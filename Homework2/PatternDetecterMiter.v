==> flow/design.v <==
module PatternDetecterMiter(z, clk,in,reset);
	input clk, in, reset;
	output z;
	wire state_out, register_out;
	machine_a State (state_out, clk, in, reset);
	machine_b Register(register_out, clk, in, reset);
	xor xTop (t1, state_out, register_out);
	xor xBot (b1, state_out, register_out);
	or or1(z, t1, b1);
endmodule
module machine_a(z, clk, in, reset);
	input clk, in, reset;
	output z;
	reg [3:0] state, next;
	reg z;
	parameter A0 = 4'd0;
	parameter B01 = 4'd1;
	parameter B010 = 4'd2;
	parameter B0100 = 4'd3;
	parameter B01000 = 4'd4;
	parameter C00 = 4'd5;
	parameter C001 = 4'd6;
	parameter C0010 = 4'd7;
	parameter D11 = 4'd8;
	always @ (negedge clk) begin
		if(!reset)
			state <= A0;
		else
			state <= next;
	end
	always @ (state or in or next) begin
		case (state)
			default:begin
				next = state;
				z = 0;
			end
			A0:begin
				z = 0;
				if(!in) next = C00;
				else next = B01;
			end
			B01:begin
				z = 0;
				if(!in) next = B010;
				else next = D11;
			end
			B010:begin
				z = 0;
				if(!in) next = B0100;
				else next = B01;
			end
			B0100:begin
				z = 0;
				if(!in) next = B01000;
				else next = C001;
			end
			B01000:begin
				z = 1;
				if(!in) next = C00;
				else next = C001;
			end
			C00:begin
				z = 0;
				if(!in) next = C00;
				else next = C001;
			end
			C001:begin
				z = 0;
				if(!in) next = C0010;
				else next = D11;
			end
			C0010:begin
				z = 1;
				if (!in) next = C00;
				else next = B01;
			end
			D11:begin
				z = 0;
				if(!in) next = A0;
				else next = D11;
			end
		endcase
	end
endmodule
module machine_b(z, clk, in, reset);
	input clk, in, reset;
	output z;
	reg [4:0] shift_reg;
	reg z;
	always @ (negedge clk)
		if (!reset) begin
			shift_reg[4:0] = 5'b00000;
		end
		else begin
			shift_reg[0] = shift_reg[1];
			shift_reg[1] = shift_reg[2];
			shift_reg[2] = shift_reg[3];
			shift_reg[3] = shift_reg[4];
			shift_reg[4] = in;
			if ((shift_reg[4:0] == 5'b00010) || 
			   (shift_reg[4:0] == 5'b00100) ||
			   (shift_reg[4:0] == 5'b10100) ||
			   (shift_reg[4:0] == 5'b01001) ||
			   (shift_reg[4:0] == 5'b01000))
				z = 1;
			else
				z = 0;
		end
endmodule
== From RTL to reports: PatternDetecterMiter ==
Tool output for the design above, in the order of the flow.
Line numbers count from 1 in the design file above.
Operators carry their Yosys type and port widths (W data, S select, Z words).
Cell names lack the library's common part.
Not given: n/a

* Top: PatternDetecterMiter
* Clock input: clk
* Library: sky130hd
* Corner: tt_025C_1v80

== Elaborated design ==
Counts by Yosys on the flattened word-level netlist (proc, flatten, opt, wreduce; memories kept). Register bits leave out memories and registers merged into their read ports (data or address). Print and check cells are left out. Cells with the same type and inputs are merged into one.

* Register bits after elaboration: 10
* Input port bits: 3
* Output and inout bits: 1
* Elaborated cells: 36

* Equality and inequality tests: 13
* Multiplexer cells: 10
* Bitwise logic cells: 1
* Reductions and logical operators: 9

{| class="wikitable"
|+ Operators by type and width
! kind !! count
|-
| $pmux W4 S7 || 1
|-
| $eq A4 B3 Y1 const B || 4
|-
| $mux W4 || 3
|-
| $eq A5 B4 Y1 const B || 2
|-
| $eq A4 B2 Y1 const B || 2
|-
| $reduce_bool A7 Y1 || 1
|-
| $reduce_or A2 Y1 || 3
|-
| $mux W2 || 3
|-
| $eq A5 B2 Y1 const B || 1
|-
| $eq A5 B3 Y1 const B || 1
|-
| $eq A5 B5 Y1 const B || 1
|-
| $logic_or A1 B1 Y1 || 4
|-
| $eq A4 B1 Y1 const B || 1
|-
| $eq A4 B4 Y1 const B || 1
|-
| $logic_not A4 Y1 || 1
|-
| $mux W3 || 1
|-
| $mux W1 || 2
|-
| $xor A1 B1 Y1 || 1
|}

== Longest topological paths ==
Depth = most cells in a row (Yosys ltp): at word level without a register or memory, in the mapped netlist without a sequential cell, where the memories' decode and read muxes count.

* Depth in word-level cells: 6
* ABC_AREA: 0
* Mapped depth: 3
* Mapped depth without buffers: 3

== Netlist ==
Source: synth_stat.txt of the flow (Yosys; design flattened, memories mapped). It holds for the ABC_AREA given above (unset counts as 0); a run with the other value may have another netlist.

{| class="wikitable"
|+ Cells by type
! type !! count !! total area (um^2)
|-
| dfxtp_1 || 13 || 260.25
|-
| and2_1 || 7 || 43.792
|-
| edfxtp_1 || 1 || 30.029
|-
| nor2_1 || 5 || 18.768
|-
| nor3_1 || 3 || 15.014
|-
| nor2b_4 || 1 || 13.763
|-
| a21boi_2 || 1 || 11.261
|-
| mux2i_1 || 1 || 10.01
|-
| xnor2_1 || 1 || 8.758
|-
| inv_1 || 2 || 7.507
|-
| nand3b_1 || 1 || 7.507
|-
| o21a_1 || 1 || 7.507
|-
| o31ai_1 || 1 || 7.507
|-
| nor2_2 || 1 || 6.256
|-
| o21ai_0 || 1 || 5.005
|-
| clkinv_1 || 1 || 3.754
|-
| nand2_1 || 1 || 3.754
|}

* Cells in the netlist: 42
* Cell area after synthesis: 460.4 um^2
* Area of sequential cells: 290.3 um^2
* Mapped flip-flops: 14
* Buffer cells: 0

The figures by module come from a second, unflattened synthesis with its own total; it is not the netlist above.

* Cells (unflattened synthesis): 44
* Area (unflattened synthesis): 483.0 um^2

Rows give one instance, submodules left out.

{| class="wikitable"
|+ By module
! module !! instances !! cells !! area (um^2) !! sequential area (um^2)
|-
| machine_a || 1 || 29 || 297.8 || 180.2
|-
| machine_b || 1 || 14 || 176.4 || 110.1
|-
| PatternDetecterMiter || 1 || 1 || 8.8 || 0.0
|}

Lab notebook: PatternDetecterMiter

Design PatternDetecterMiter on sky130hd. What follows are 2 stored runs of the flow, each under its own settings; their order means nothing. The constraints put input and output delay at 20% of the set period each and load the outputs with 0.01 pF.
"power consumption" rests on the timing tool's default activity at the inputs, not on a simulated workload.

=== Flow run A ===
{| class="wikitable"
! Setting !! Value
|-
| period_ns || 1.33
|-
| CORE_UTILIZATION || 43
|-
| SETUP_SLACK_MARGIN || 0.08
|-
| PLACE_DENSITY_LB_ADDON || 0.27
|-
| CORE_ASPECT_RATIO || 1.17
|-
| CELL_PAD_IN_SITES_GLOBAL_PLACEMENT || 0
|-
| TNS_END_PERCENT || 15
|-
| GPL_ROUTABILITY_DRIVEN || 0
|-
| CTS_CLUSTER_SIZE || 67
|-
| CAP_MARGIN || 15
|-
| CORE_MARGIN || 2
|-
| SLEW_MARGIN || 20
|-
! Result !! Value
|-
| Area inside the die boundary || 1,349.3 um^2
|-
| Power consumption || 892.7 µW
|-
| Utilization after routing || 63.2 %
|-
| Worst hold slack || 444 ps
|-
| Final setup TNS || -622 ps
|-
| Lowest setup slack || -622 ps
|-
| Standard-cell area of the final layout || 616.8 um^2
|-
| Chip area after synthesis (Yosys) || 460.4 um^2
|}

=== Flow run B ===
{| class="wikitable"
! Setting !! Value
|-
| period_ns || 1.34
|-
| CORE_UTILIZATION || 46
|-
| PLACE_DENSITY_LB_ADDON || 0.03
|-
| CORE_ASPECT_RATIO || 1.25
|-
| ABC_AREA || 0
|-
| CTS_CLUSTER_SIZE || 100
|-
| CTS_CLUSTER_DIAMETER || 128
|-
| MAX_ROUTING_LAYER || met4
|-
| CAP_MARGIN || 20
|-
| CORE_MARGIN || 2
|-
| SLEW_MARGIN || 20
|}
Incomplete, floorplanning halted on PDN-0185.
