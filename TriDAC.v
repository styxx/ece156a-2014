==> flow/design.v <==
module DAC(add, clk, strobe, WR, Dout);
	input wire [11:0] add;
	input wire clk;
	input wire strobe;
	output reg WR;			 
	output reg [7:0] Dout;
	reg [7:0] Din = 8'b00000000;
	reg up = 1;
	reg [31:0] counter = 0;
	parameter starting =	2'b00;
	parameter pre_latch =	2'b01;
	parameter latch =	2'b10;
	parameter post_latch =	2'b11;
	reg [1:0] state = pre_latch;
	always @ (negedge clk) begin
		case (state)
			starting:
				begin
						state <= pre_latch;
						WR <= 1'b0;
				end
			pre_latch:
				begin
					if (counter == 200) begin					 
						counter <= 0;
						if (up == 1) begin
							Din <= Din + 1;
							if (Din == 8'b11111110) begin
								up <= 0;
							end
						end
						else begin
							Din <= Din - 1;
							if (Din == 8'b00000001)	begin
								up <= 1;
							end
						end
					end
					else begin
						counter <= counter + 1;
					end
					state <= latch;
				end
			latch:
				begin
					Dout <= Din;
					state <= post_latch;
				end
			post_latch:
				begin
					WR <= 1'b1;
					state <= pre_latch;
				end
		endcase
	end
endmodule
[From RTL to reports: DAC]
The steps from the RTL of DAC to its reports follow in flow order.
Lines are those of the file above, counted from 1.
Operators: Yosys type, input widths -> output width; for muxes data width and select width s.
The mark - stands for no value.
Set-up
  design top: DAC
  clock port: clk
  cell library: sky130hd
  timing corner: tt_025C_1v80

[Word-level counts]
Source: Yosys, flattened and elaborated, memories not mapped. Widths are those after wreduce. Registers that Yosys merges into a memory's read port (data or address) are not register bits. Print and check cells do not count.
Operators by class
  $add $sub $neg: 3
  equal/unequal tests: 6
  muxes and demuxes: 6
  reductions and logical operators: 4
Operators by type and width (number)
  $add 32x1->32 const B: 1
  $eq 32x8->1 const B: 1
  $add 8x1->8 const B: 1
  $sub 8x1->8 const B: 1
  $eq 8x1->1 const B: 1
  $eq 8x8->1 const B: 1
  $mux 8: 1
  $pmux 2 s3: 1
  $eq 2x2->1 const B: 2
  $mux 1: 3
  $eq 2x1->1 const B: 1
  $logic_not 2->1: 1
  $reduce_and 2->1: 1
  $reduce_bool 2->1: 1
  $reduce_or 2->1: 1
  $pmux 1 s2: 1
Word-level totals
  bits in registers: 52
  word-level cells: 25

[Logic depth]
Longest topological path by Yosys (ltp), each cell counted once; first at word level (registers and memories cut), then after technology mapping (sequential cells cut; the memories' decode and read muxes count).
Depth
  depth in word-level cells: 3
  ABC_AREA: 1
  depth in mapped cells: 8
  gate-level depth less buffers: 8

[Netlist]
Source: synth_stat.txt of the flow (Yosys; design flattened, memories mapped). It holds for the ABC_AREA given above (unset counts as 0); a run with the other value may have another netlist.
Totals and module areas in this step are rounded.
Cells by type
  sky130_fd_sc_hd__edfxtp_1: number 50, total area 1501.44 sq um
  sky130_fd_sc_hd__nand2_1: number 131, total area 491.722 sq um
  sky130_fd_sc_hd__nor2_1: number 72, total area 270.259 sq um
  sky130_fd_sc_hd__inv_1: number 40, total area 150.144 sq um
  sky130_fd_sc_hd__ha_1: number 10, total area 125.12 sq um
  sky130_fd_sc_hd__nand3_1: number 25, total area 125.12 sq um
  sky130_fd_sc_hd__xor2_1: number 12, total area 105.101 sq um
  sky130_fd_sc_hd__nor2_2: number 9, total area 56.304 sq um
  sky130_fd_sc_hd__xnor2_1: number 6, total area 52.55 sq um
  sky130_fd_sc_hd__dfxtp_1: number 2, total area 40.038 sq um
  sky130_fd_sc_hd__nand4_1: number 5, total area 31.28 sq um
  sky130_fd_sc_hd__nand2_2: number 4, total area 25.024 sq um
  sky130_fd_sc_hd__nand3b_1: number 3, total area 22.522 sq um
  sky130_fd_sc_hd__nor2_4: number 2, total area 22.522 sq um
  sky130_fd_sc_hd__o21ai_0: number 3, total area 15.014 sq um
  sky130_fd_sc_hd__buf_2: number 2, total area 10.01 sq um
  sky130_fd_sc_hd__nor3b_1: number 1, total area 7.507 sq um
  sky130_fd_sc_hd__nor3_1: number 1, total area 5.005 sq um
  sky130_fd_sc_hd__o21ai_1: number 1, total area 5.005 sq um
Mapped netlist
  standard cells after synthesis: 379
  cell area after synthesis: 3062 sq um
  sequential area: 1541 sq um
  mapped flip-flops: 52
  buffer cells: 2

Appendix: measured runs

Measured data: module DAC, platform sky130hd, 2 stored runs of the flow under differing settings, order arbitrary. Input and output delays are each 20% of the period that was set; the output load is 0.01 pF.
"power": no workload was simulated; the value follows from the tool's default switching activity.
Measured values are rounded.
[stored run 1] settings: period_ns=3.62, CORE_UTILIZATION=70, SETUP_SLACK_MARGIN=0.57, PLACE_DENSITY=0.92, CELL_PAD_IN_SITES_DETAIL_PLACEMENT=1, ABC_AREA=1, GPL_TIMING_DRIVEN=0, CTS_CLUSTER_DIAMETER=78, CAP_MARGIN=20, CORE_MARGIN=2, SLEW_MARGIN=20
[stored run 1] result: did not finish, placement stopped with DPL-0033
[stored run 2] settings: period_ns=3.33, CORE_UTILIZATION=68, SETUP_SLACK_MARGIN=0.08, PLACE_DENSITY_LB_ADDON=0.03, CORE_MARGIN=4, ABC_AREA=0, CTS_CLUSTER_SIZE=13, CTS_CLUSTER_DIAMETER=326, CAP_MARGIN=30, SLEW_MARGIN=25, MIN_ROUTING_LAYER=met2, MAX_ROUTING_LAYER=met4
[stored run 2] result: chip area after synthesis (Yosys) 2650 sq um, die area 4960 sq um, standard-cell area of the final layout 3024 sq um, utilization 0.814, worst setup slack after layout 98 ps, total negative slack 0 ps, worst hold slack 572 ps, power 1305 uW
