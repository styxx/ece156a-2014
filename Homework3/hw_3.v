==> flow/design.v <==
module VendingMachine (clk,reset,serialIn,product,buy, digit0,digit1);
	input clk, reset, serialIn, buy;
	input [1:0] product;
	output [6:0] digit0, digit1;
	wire penny, nickel, dime, quarter, apple, banana, carrot, date, error;
	wire [7:0] credit;
	coinSensor CS(clk, reset, serialIn, penny, nickel, dime, quarter);
	purchaseMngr PM(clk, buy, product, credit, apple, banana, carrot, date, error);
	piggyBank PB(clk, reset, penny, nickel, dime, quarter, apple, banana, carrot, date, credit);
	sevenSegDispMngr SSDM(clk, reset, apple, banana, carrot, date, error, credit,digit1, digit0);
endmodule
module coinSensor(clk, reset, serialIn, penny, nickel, dime, quarter);
	input  clk, reset, serialIn;
	output penny, nickel, dime, quarter;
	reg    penny, nickel, dime, quarter;                 
	reg [4:0] shift_reg;
	always @ (negedge clk) begin
		if ( penny || nickel || dime || quarter )
			shift_reg[4:0] = 5'b11111;
		if (!reset) begin
			shift_reg[4:0] = 5'b11111;
			penny 	= 0;
			nickel 	= 0;
			dime 	= 0;
			quarter = 0;
		end
		else begin
			shift_reg[4] = shift_reg[3];
			shift_reg[3] = shift_reg[2];
			shift_reg[2] = shift_reg[1];
			shift_reg[1] = shift_reg[0];
			shift_reg[0] = serialIn;
		end
	end
	always @ (posedge clk) begin
		if ( penny || nickel || dime || quarter ) begin
			penny 	= 0;
			nickel 	= 0;
			dime 	= 0;
			quarter = 0;
		end
		if      (shift_reg[3:0] == 4'b0100)
			penny   = 1;
		else if (shift_reg[4:0] == 5'b00010)
			nickel  = 1;
		else if (shift_reg[4:0] == 5'b01110)
			dime    = 1;
		else if (shift_reg[4:0] == 5'b01010)
			quarter = 1;
	end
endmodule
module piggyBank(clk, reset, penny, nickel, dime, quarter, apple, banana, carrot, date, credit);
	input 	clk, reset, penny, nickel, dime, quarter, apple, banana, carrot, date;
	reg 	reset1, penny1, nickel1, dime1, quarter1, apple1, banana1, carrot1, date1;
	output 	[7:0] credit;
	reg 	[7:0] credit;
	always @ (negedge clk) begin
		reset1	 = 0;
		penny1	 = 0;
		nickel1  = 0;
		dime1 	 = 0;
		quarter1 = 0;
		apple1	 = 0;
		banana1  = 0;
		carrot1  = 0;
		date1 	 = 0;
		if 	(!reset)  reset1   = 1;
		if 	(penny)	  penny1   = 1;
		else if (nickel)  nickel1  = 1;
		else if (dime) 	  dime1    = 1;
		else if (quarter) quarter1 = 1;
		else if (apple)   apple1   = 1;
		else if (banana)  banana1  = 1;
		else if (carrot)  carrot1  = 1;
		else if (date)    date1    = 1;
	end
	always @ (posedge clk) begin
		if (reset1)
			credit[7:0] = 8'b00000000;
		if 	(penny1) begin
			if (credit > 8'b11111110)
				credit <= 8'b11111111;
			else
				credit <= credit + 1'b1;
		end
		else if (nickel1) begin
			if (credit > 8'b11111010)
				credit <= 8'b11111111;
			else
				credit <= credit + 3'b101;
		end
		else if (dime1) begin
			if (credit > 8'b11110101)
				credit <= 8'b11111111;
			else
				credit <= credit + 4'b1010;
		end
		else if (quarter1) begin
			if (credit > 8'b11100110)
				credit <= 8'b11111111;
			else
				credit <= credit + 5'b11001;
		end
		else if (apple1) begin
			if (credit < 7'b1001011)
				credit <= 8'b00000000;
			else
				credit <= credit - 7'b1001011;
		end
		else if (banana1) begin
			if (credit < 5'b10100)
				credit <= 8'b00000000;
			else
				credit <= credit - 5'b10100;
		end
		else if (carrot1) begin
			if (credit < 5'b11110)
				credit <= 8'b00000000;
			else
				credit <= credit - 5'b11110;
		end
		else if (date1) begin
			if (credit < 6'b101000)
				credit <= 8'b00000000;
			else
				credit <= credit - 6'b101000;
		end
	end
endmodule
module purchaseMngr(clk, buy, product, credit, apple, banana, carrot, date, error);
	input clk, buy;
	input [1:0] product;
	input [7:0] credit;
	output 	apple, banana, carrot, date, error;
	reg	apple, banana, carrot, date, error;
	reg	apple1, banana1, carrot1, date1, error1;
	always @ (negedge clk) begin
		if (buy) begin
			case( product )
			2'b00:
				if (credit >= 7'b1001011)
					apple1 <= 1;
				else
					error1 <= 1;
			2'b01:
				if (credit >= 5'b10100)
					banana1 <= 1;
				else
					error1 <= 1;
			2'b10:
				if (credit >= 5'b11110)
					carrot1 <= 1;
				else
					error1 <= 1;
			2'b11:
				if (credit >= 6'b101000)
					date1 <= 1;
				else
					error1 <= 1;
			endcase
		end
	end
	always @ (posedge clk) begin
		if (apple || banana || carrot || date || error) begin
			apple 	= 0; apple1 	= 0;
			banana 	= 0; banana1 	= 0;
			carrot 	= 0; carrot1 	= 0;
			date 	= 0; date1 	= 0;
			error 	= 0; error1 	= 0;
		end
		if 	(apple1)
			apple 	= 1;
		else if (banana1)
			banana 	= 1;
		else if (carrot1)
			carrot1 = 1;
		else if (date1)
			date 	= 1;
		else if (error1)
			error	= 1;
	end
endmodule
module sevenSegDispMngr (clk, reset, apple, banana, carrot, date, error, credit, digit1, digit0);
	input clk, reset, apple, banana, carrot, date, error;
	reg 	reset1, apple1, banana1, carrot1, date1, error1;
	input   [7:0] credit;
	output  [6:0] digit0, digit1;
	reg	[6:0] digit0, digit1;
	reg	[3:0] counter = 3'd5;
	always @ (negedge clk) begin
		if 	(!reset)  reset1   <= 1;
		else if (apple)   apple1   <= 1;
		else if (banana)  banana1  <= 1;
		else if (carrot)  carrot1  <= 1;
		else if (date)    date1    <= 1;
		else if (error)   error1   <= 1;
	end
	always @ (posedge clk) begin
		if (counter < 3'd5) begin
			if	(reset1) begin
				counter <= 3'd5;
				digit0 <= credit[3:0];
				digit1 <= credit[7:4];
				reset1 <= 0;
			end
			else if (apple1) begin
				digit0 <= 7'h4;
				digit1 <= 7'h8;
				apple1 <= 0;
			end
			else if (banana1) begin
				digit0 <= 7'h1;
				digit1 <= 7'h83;
				banana1 <= 0;
			end
			else if (carrot1) begin
				digit0 <= 7'h23;
				digit1 <= 7'h45;
				carrot1 <= 0;
			end
			else if (date1) begin
				digit0 <= 7'h10;
				digit1 <= 7'hA1;
				date1 <= 0;
			end
			else if (error1) begin
				digit0 <= 7'h3;
				digit1 <= 7'h5;
				error1 <= 0;
			end
			counter <= counter + 1'd1;
		end
		else if (counter == 5) begin
			digit0 <= credit[3:0];
			digit1 <= credit[7:4];
			if (apple1 || banana1 || carrot1 || date1 || error1)
				counter <= 3'd0;
		end
	end
endmodule
# Reports on VendingMachine
# The steps from the RTL of VendingMachine to its reports follow in flow order.
# Line numbers count from 1 in the design file above.
# Operators carry their Yosys type and port widths (W data, S select, Z words).
# The mark - stands for no value.
[inputs] design="VendingMachine" clock="clk" library="sky130hd" corner="tt_025C_1v80"

# Word-level counts
# Source: Yosys, flattened and elaborated, memories not mapped. Widths are those after wreduce. Registers that Yosys merges into a memory's read port (data or address) are not register bits. Print and check cells do not count. Equal cells are merged and count once.
[bits] reg_bits=26 in_bits=6 word_cells=51 out_inout_bits=14
[classes] n_addsub=2 cmp=6 eq_ne=8 reduce_and_logical=5 n_mux=20
[op_table] operator="$mux W8" count=3
[op_table] operator="$mux W4" count=6
[op_table] operator="$ge A8 B5 Y1 const B" count=2
[op_table] operator="$mux W1" count=10
[op_table] operator="$ne A2 B2 Y1 const B" count=4
[op_table] operator="$ge A8 B6 Y1 const B" count=1
[op_table] operator="$sub A8 B7 Y8 const B" count=1
[op_table] operator="$ge A8 B7 Y1 const B" count=1
[op_table] operator="$lt A8 B7 Y1 const B" count=1
[op_table] operator="$reduce_and A6 Y1" count=1
[op_table] operator="$eq A2 B2 Y1 const B" count=2
[op_table] operator="$add A4 B1 Y4 const B" count=1
[op_table] operator="$lt A4 B3 Y1 const B" count=1
[op_table] operator="$eq A4 B3 Y1 const B" count=1
[op_table] operator="$reduce_bool A4 Y1" count=1
[op_table] operator="$pmux W1 S4" count=1
[op_table] operator="$eq A2 B1 Y1 const B" count=1
[op_table] operator="$logic_not A2 Y1" count=1
[op_table] operator="$reduce_bool A2 Y1" count=1
[op_table] operator="$logic_or A1 B1 Y1" count=1

# Longest topological paths
# Yosys ltp: most cells in a row. Word level: on the elaborated netlist, between registers, memories and ports. Mapped: between sequential cells and ports; inverters and the memories' decode and read muxes count.
[logic_depth] word_depth=4 abc_area=0 mapped_depth=7 ltp_nobuf=6

# Netlist
# Yosys stat after the flow's synthesis: flattened, memories mapped to cells. It holds for the ABC_AREA given above (unset counts as 0); a run with the other value may have another netlist.
# The area totals of this step are shown rounded.
[synth_totals] ff_cells=24 buf_cells=7 yosys_area_um2=1040 stdcells=93 sequential_area_um2=601
[types] cell="sky130_fd_sc_hd__edfxtp_1" count=12 type_area_um2=360.346
[types] cell="sky130_fd_sc_hd__dfxtp_1" count=12 type_area_um2=240.23
[types] cell="sky130_fd_sc_hd__ha_1" count=4 type_area_um2=50.048
[types] cell="sky130_fd_sc_hd__buf_4" count=6 type_area_um2=45.043
[types] cell="sky130_fd_sc_hd__a21oi_1" count=8 type_area_um2=40.038
[types] cell="sky130_fd_sc_hd__inv_1" count=8 type_area_um2=30.029
[types] cell="sky130_fd_sc_hd__nor2_1" count=7 type_area_um2=26.275
[types] cell="sky130_fd_sc_hd__o21ai_0" count=4 type_area_um2=20.019
[types] cell="sky130_fd_sc_hd__nor2b_1" count=3 type_area_um2=18.768
[types] cell="sky130_fd_sc_hd__xnor2_1" count=2 type_area_um2=17.517
[types] cell="sky130_fd_sc_hd__a21oi_4" count=1 type_area_um2=16.266
[types] cell="sky130_fd_sc_hd__a22oi_1" count=2 type_area_um2=15.014
[types] cell="sky130_fd_sc_hd__nand2_1" count=4 type_area_um2=15.014
[types] cell="sky130_fd_sc_hd__o211ai_1" count=2 type_area_um2=15.014
[types] cell="sky130_fd_sc_hd__mux2_2" count=1 type_area_um2=11.261
[types] cell="sky130_fd_sc_hd__nand3_1" count=2 type_area_um2=10.01
[types] cell="sky130_fd_sc_hd__nor3_1" count=2 type_area_um2=10.01
[types] cell="sky130_fd_sc_hd__nor4bb_1" count=1 type_area_um2=10.01
# Other cell types: 12; their cells: 12.
# By module: a second synthesis without flattening, with its own total; a netlist apart from the flattened one above.
[hier_totals] cells_unflattened=345 hier_area_um2=2720
# Rows give one instance, submodules left out.
[modules] mod="piggyBank" n_cells=303 seq_area_um2=340 area_um2=2110 instances=1
[modules] mod="sevenSegDispMngr" n_cells=30 seq_area_um2=360 area_um2=503 instances=1
[modules] mod="purchaseMngr" n_cells=7 seq_area_um2=40.0 area_um2=70.1 instances=1
[modules] mod="coinSensor" n_cells=5 seq_area_um2=0.0 area_um2=33.8 instances=1
[modules] mod="VendingMachine" n_cells=0 seq_area_um2=0.0 area_um2=0.0 instances=1

Memo
Re: implementation data of VendingMachine

Record of 2 stored runs of the RTL-to-layout flow on VendingMachine, platform sky130hd. The runs are unordered. Constraints: input delay and output delay 20% of the set period each, output load 0.01 pF.
"total_power_w" is the tool's figure for a default switching activity; nothing was simulated.
The results are shown rounded.

[flow] record 1: files
==> flow/run.sh <==
#!/bin/bash
# the make line also repeats the synthesis and layout settings of config.mk as NAME=value (left out here)
make -C /OpenROAD-flow-scripts/flow DESIGN_CONFIG=/design/flow/config.mk WORK_HOME=/design/flow/orfs CLKGATE_MAP_FILE= finish
==> flow/config.mk <==
export PLATFORM = sky130hd
export DESIGN_NAME = VendingMachine
export DESIGN_NICKNAME = VendingMachine
export VERILOG_FILES = /design/flow/design.v
export SDC_FILE = /design/flow/constraint.sdc
export NUM_CORES = 4
export LEC_CHECK = 0
export CAP_MARGIN = 20
export CELL_PAD_IN_SITES_DETAIL_PLACEMENT = 2
export CORE_MARGIN = 2
export CORE_UTILIZATION = 47
export MAX_ROUTING_LAYER = met4
export MIN_ROUTING_LAYER = met2
export PLACE_DENSITY_LB_ADDON = 0.08
export SETUP_SLACK_MARGIN = 1.28
export SLEW_MARGIN = 20
export TNS_END_PERCENT = 100
==> flow/constraint.sdc <==
create_clock -name core_clock -period 4.5 [get_ports {clk}]
set_input_delay 0.9000 -clock core_clock [delete_from_list [all_inputs] [get_ports {clk}]]
set_output_delay 0.9000 -clock core_clock [all_outputs]
set_load 0.01 [all_outputs]

[flow] record 1: stopped before the end: clock tree synthesis reported DPL-0033

[flow] record 2: files
==> flow/run.sh <==
#!/bin/bash
# the make line also repeats the synthesis and layout settings of config.mk as NAME=value (left out here)
make -C /OpenROAD-flow-scripts/flow DESIGN_CONFIG=/design/flow/config.mk WORK_HOME=/design/flow/orfs CLKGATE_MAP_FILE= finish
==> flow/config.mk <==
export PLATFORM = sky130hd
export DESIGN_NAME = VendingMachine
export DESIGN_NICKNAME = VendingMachine
export VERILOG_FILES = /design/flow/design.v
export SDC_FILE = /design/flow/constraint.sdc
export NUM_CORES = 4
export LEC_CHECK = 0
export CAP_MARGIN = 20
export CORE_ASPECT_RATIO = 1.46
export CORE_MARGIN = 2
export CORE_UTILIZATION = 46
export CTS_CLUSTER_DIAMETER = 214
export PLACE_DENSITY_LB_ADDON = 0.05
export SETUP_SLACK_MARGIN = 0.96
export SLEW_MARGIN = 40
==> flow/constraint.sdc <==
create_clock -name core_clock -period 4.49 [get_ports {clk}]
set_input_delay 0.8980 -clock core_clock [delete_from_list [all_inputs] [get_ports {clk}]]
set_output_delay 0.8980 -clock core_clock [all_outputs]
set_load 0.01 [all_outputs]

[flow] record 2: metrics
[metrics] design_die_area_um2 = 2650
[metrics] synthesis_area_um2 = 1040
[metrics] tns_ns = 0.000
[metrics] total_power_w = 0.000385
[metrics] setup_ws_ns = 0.713
[metrics] final_cell_area_um2 = 1310
[metrics] holdWs_ns = 0.406
[metrics] util_frac = 0.623
